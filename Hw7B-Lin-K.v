==> flow/design.v <==
module Transmitter(link,ready,clock,taddr,tdata,send,clear);
output link;  
output ready;  
input clock;
input [1:0] taddr;
input [3:0] tdata;
input send;
input clear;   
reg [6:0] buffer;  
reg [2:0] state;   
reg ready;  
reg link;   
always @(posedge clock)  
   begin
   if (clear==1) state <= 0;
   else
      begin  
      if (state==0 || state==7)  
         begin
         if (send==1) state <= 1;
	     else state <= 0;
         end
      else state <= state+1;  
      end
   end
always @(state) 
   begin
   if (state==0 || state==7) ready = 1;
   else ready = 0;
   end
always @(posedge clock)  
   begin
   if (ready==1 && send==1)
      buffer <= {1'b1,taddr,tdata};  
   else buffer <= buffer << 1;    
   end
always @(state)  
   begin
   if (state==0) link = 0;  
   else link = buffer[6];
   end
endmodule
module Receiver(rcdata,new,clock,link,rcaddr,clear);
output [3:0] rcdata;
output new;
input clock;
input link;
input [1:0] rcaddr;
input clear;         
reg [2:0] state;  
reg [5:0] buffer;  
reg [3:0] rcdata;  
reg new;		   
always @(posedge clock) 
   begin
   if (clear==1) state <= 0;
   else
      begin
      if (state==0 || state==7)  
         begin
         if (link==1) state <=1;  
         else state <= 0;         
         end
      else state <= state+1;   
      end	
   end
always @(posedge clock) buffer <= {buffer[4:0],link};
always @(posedge clock)  
   begin
   if (state==7 && buffer[5:4]==rcaddr) rcdata <= buffer[3:0];
   end
always @(posedge clock)
   begin
   if (state==7 && buffer[5:4]==rcaddr) new <= 1;
   else new <= 0;
   end
endmodule
module RegFile(rfdata,clock,waddr,rfaddr,wdata,write);
output [3:0] rfdata;   
input clock;
input [1:0] waddr;   
input [1:0] rfaddr;  
input [3:0] wdata;   
input write;         
reg [3:0] regcell[0:3];  
assign rfdata = regcell[rfaddr];  
always @(posedge clock)   
   if (write==1) regcell[waddr]=wdata; 
endmodule
module RfileReceiver(waddr,wdata,write,clock,link,clear);
output [1:0] waddr;  
output [3:0] wdata;  
output write;	     
input  clock;
input  link;	     
input  clear;
reg [5:0] buffer;
reg [2:0] state;
always @(posedge clock) buffer <= {buffer[4:0],link};
always @(posedge clock)  
   begin
   if (state==7 && buffer[5:4]==waddr) wdata <= buffer[3:0];
   end
always @(posedge clock)
   if (clear != 0) write <= 1;
always @(posedge clock)   
   if (write==1) buffer[waddr]=wdata;
assign waddr = link[5:4];
assign wdata = link[3:0];
endmodule
[Tool chain data of Transmitter]
What the tools print for Transmitter, step after step.
Line numbers count from 1 in the design file above.
Operators carry their Yosys type and port widths (W data, S select, Z words).
Not given: n/a
Set-up
  top: Transmitter
  clock: clock
  cell library: sky130hd
  timing corner: tt_025C_1v80

[After elaboration]
Counts by Yosys on the flattened word-level netlist (proc, flatten, opt, wreduce; memories kept). Register bits leave out memories and registers merged into their read ports (data or address). Print and check cells are left out. Cells with the same type and inputs are merged into one.
Storage and ports
  register bits: 10
  output and inout port bits: 2
  cells after elaboration: 14
Cells by class
  $add $sub $neg: 1
  equal/unequal tests: 1
  mux-type cells: 5
  reduce/logical cells: 3
Operator list (number)
  $mux W6: 1
  $add A3 B1 Y3 const B: 1
  $eq A3 B3 Y1 const B: 1
  $logic_not A3 Y1: 1
  $mux W3: 1
  $mux W1: 3
  $logic_and A1 B1 Y1: 1
  $logic_or A1 B1 Y1: 1

[Depth]
Yosys ltp: most cells in a row. Word level: on the elaborated netlist, between registers, memories and ports. Mapped: between sequential cells and ports; inverters and the memories' decode and read muxes count.
Depth
  word-level depth: 5
  ABC_AREA: 0
  mapped depth: 5
  depth with buffers taken out: 5

[Netlist]
Source: synth_stat.txt of the flow (Yosys; design flattened, memories mapped). It holds for the ABC_AREA given above (unset counts as 0); a run with the other value may have another netlist.
Mapped netlist
  cells in the netlist: 36
  synthesis area: 434.2 µm²
  area of sequential cells: 200.2 µm²
  flip-flop cells: 10
  buffers: 0
Cell types
  sky130_fd_sc_hd__dfxtp_1: number 10, area in all 200.192 µm²
  sky130_fd_sc_hd__mux2_4: number 6, area in all 90.086 µm²
  sky130_fd_sc_hd__ha_1: number 4, area in all 50.048 µm²
  sky130_fd_sc_hd__nor2b_1: number 2, area in all 12.512 µm²
  sky130_fd_sc_hd__inv_1: number 3, area in all 11.261 µm²
  sky130_fd_sc_hd__nand2_4: number 1, area in all 11.261 µm²
  sky130_fd_sc_hd__nor2_1: number 3, area in all 11.261 µm²
  sky130_fd_sc_hd__mux2i_1: number 1, area in all 10.01 µm²
  sky130_fd_sc_hd__and2_2: number 1, area in all 7.507 µm²
  sky130_fd_sc_hd__nor3b_1: number 1, area in all 7.507 µm²
  sky130_fd_sc_hd__nand2b_1: number 1, area in all 6.256 µm²
  sky130_fd_sc_hd__or3_1: number 1, area in all 6.256 µm²
  sky130_fd_sc_hd__a21oi_1: number 1, area in all 5.005 µm²
  sky130_fd_sc_hd__o21ai_0: number 1, area in all 5.005 µm²

[Timing after synthesis]
Path of least setup slack by OpenSTA after synthesis, without wires, with an ideal clock, recovery checks aside; 20% of the period is set as input and as output delay. Where synthesis merged equal registers, the netlist keeps one of their names.
Timing after synthesis
  path type: flip-flop to flip-flop
  start point: register state[0]
  end point: register buffer[1]
  period: 1.33 ns
  library setup time: 0.121 ns
  launch time at the first pin: 0.000 ns
  arrival: 1.316 ns
  required time: 1.209 ns
  path slack: -0.108 ns
  delay of the path: 1.437 ns
  driving pins on the path: 6
  synthesis period reached: 1.438 ns
"delay of the path" is the arrival time less input delay plus setup time.
"driving pins on the path" counts driving pins, that of a launching flip-flop among them; a cell with two outputs on the path counts twice.
"synthesis period reached" = period - worst setup slack (recovery checks aside). The figure is calculated, with input and output delays left at 20% of the set period.
Between the ends stands the longest chain of elaborated cells between them, by number of cells; it is not shown to be the way that was timed. Of several equally long chains one is given.
A line is the first line of the expression or statement that the cell stems from. Yosys adds cells for indexed reads and writes and turns some case tables into memories.
A register here has more assigning lines than the two given.
Between the ends, after synthesis
  cells stage by stage: sky130_fd_sc_hd__dfxtp_1 > sky130_fd_sc_hd__inv_1 > sky130_fd_sc_hd__ha_1 > sky130_fd_sc_hd__mux2_4 > sky130_fd_sc_hd__nand2_4 > sky130_fd_sc_hd__mux2_4
  length of the longest elaborated chain: 5
  elaborated cells on any way between the ends: 6
Ends and longest elaborated chain, after synthesis
  start, declared: RTL line 10  | reg [2:0] state;
  start, assigned: RTL line 15  | if (clear==1) state <= 0;
  start, assigned: RTL line 23  | else state <= state+1;
  $logic_not A3 Y1: RTL line 28  | if (state==0 || state==7) ready = 1;
  $logic_or A1 B1 Y1: RTL line 28
  $mux W1: RTL line 28
  $logic_and A1 B1 Y1: RTL line 33  | if (ready==1 && send==1)
  $mux W6: RTL line 33
  end, assigned: RTL line 34  | buffer <= {1'b1,taddr,tdata};
  end, assigned: RTL line 35  | else buffer <= buffer << 1;
  end, declared: RTL line 9  | reg [6:0] buffer;

[Timing after layout]
From the final timing report of run 1: the path of least setup slack in the routed layout; clock arrival at registers is part of the times.
Timing after layout
  path type: flip-flop to output port
  start point: register state[0]
  end point: output ready
  period: 1.82 ns
  output delay: 0.36 ns
  launch time at the first pin: 0.25 ns
  arrival: 1.31 ns
  required time: 1.46 ns
  path slack: 0.15 ns
  driving pins on the path: 5
Between the ends stands the longest chain of elaborated cells between them, by number of cells; it is not shown to be the way that was timed. Of several equally long chains one is given.
A register here has more assigning lines than the two given.
Between the ends, after layout
  cells stage by stage: sky130_fd_sc_hd__dfxtp_2 > sky130_fd_sc_hd__inv_1 > sky130_fd_sc_hd__ha_1 > sky130_fd_sc_hd__mux2_4 > sky130_fd_sc_hd__clkbuf_2
  length of the longest elaborated chain: 3
  elaborated cells on any way between the ends: 4
Ends and longest elaborated chain, after layout
  start, declared: RTL line 10  | reg [2:0] state;
  start, assigned: RTL line 15  | if (clear==1) state <= 0;
  start, assigned: RTL line 23  | else state <= state+1;
  $logic_not A3 Y1: RTL line 28  | if (state==0 || state==7) ready = 1;
  $logic_or A1 B1 Y1: RTL line 28
  $mux W1: RTL line 28
  end, declared: RTL line 3  | output ready;

FLOW RESULTS
============

Stored flow runs of Transmitter (2 of them; Yosys, OpenROAD, sky130hd). They differ in their settings and are not a sequence. Constraints: input delay and output delay 20% of the set period each, output load 0.01 pF.
"finish__power__total" is the tool's figure for a default switching activity; nothing was simulated.

Flow files of run 1
==> flow/run.sh <==
#!/bin/bash
# the make line also repeats the synthesis and layout settings of config.mk as NAME=value (left out here)
make -C /OpenROAD-flow-scripts/flow DESIGN_CONFIG=/design/flow/config.mk WORK_HOME=/design/flow/orfs CLKGATE_MAP_FILE= finish
==> flow/config.mk <==
export PLATFORM = sky130hd
export DESIGN_NAME = Transmitter
export DESIGN_NICKNAME = Transmitter
export VERILOG_FILES = /design/flow/design.v
export SDC_FILE = /design/flow/constraint.sdc
export NUM_CORES = 4
export LEC_CHECK = 0
export CAP_MARGIN = 20
export CORE_MARGIN = 2
export CORE_UTILIZATION = 32
export SLEW_MARGIN = 20
==> flow/constraint.sdc <==
create_clock -name core_clock -period 1.82 [get_ports {clock}]
set_input_delay 0.3640 -clock core_clock [delete_from_list [all_inputs] [get_ports {clock}]]
set_output_delay 0.3640 -clock core_clock [all_outputs]
set_load 0.01 [all_outputs]

report of run 1
yosys chip area after synthesis (um^2): 434.2
finish__design__die__area: 1667.5
finish__design__instance__utilization: 0.4421
finish__timing__setup__ws: 0.148
finish__timing__hold__ws: 0.423
finish__power__total: 5.183e-04

Flow files of run 2
==> flow/run.sh <==
#!/bin/bash
# the make line also repeats the synthesis and layout settings of config.mk as NAME=value (left out here)
make -C /OpenROAD-flow-scripts/flow DESIGN_CONFIG=/design/flow/config.mk WORK_HOME=/design/flow/orfs CLKGATE_MAP_FILE= finish
==> flow/config.mk <==
export PLATFORM = sky130hd
export DESIGN_NAME = Transmitter
export DESIGN_NICKNAME = Transmitter
export VERILOG_FILES = /design/flow/design.v
export SDC_FILE = /design/flow/constraint.sdc
export NUM_CORES = 4
export LEC_CHECK = 0
export CAP_MARGIN = 40
export CELL_PAD_IN_SITES_DETAIL_PLACEMENT = 2
export CORE_MARGIN = 2
export CORE_UTILIZATION = 45
export CTS_CLUSTER_DIAMETER = 306
export CTS_CLUSTER_SIZE = 56
export PLACE_DENSITY = 0.6
export SLEW_MARGIN = 20
==> flow/constraint.sdc <==
create_clock -name core_clock -period 2.78 [get_ports {clock}]
set_input_delay 0.5560 -clock core_clock [delete_from_list [all_inputs] [get_ports {clock}]]
set_output_delay 0.5560 -clock core_clock [all_outputs]
set_load 0.01 [all_outputs]

report of run 2: did not finish, cts, DPL-0033
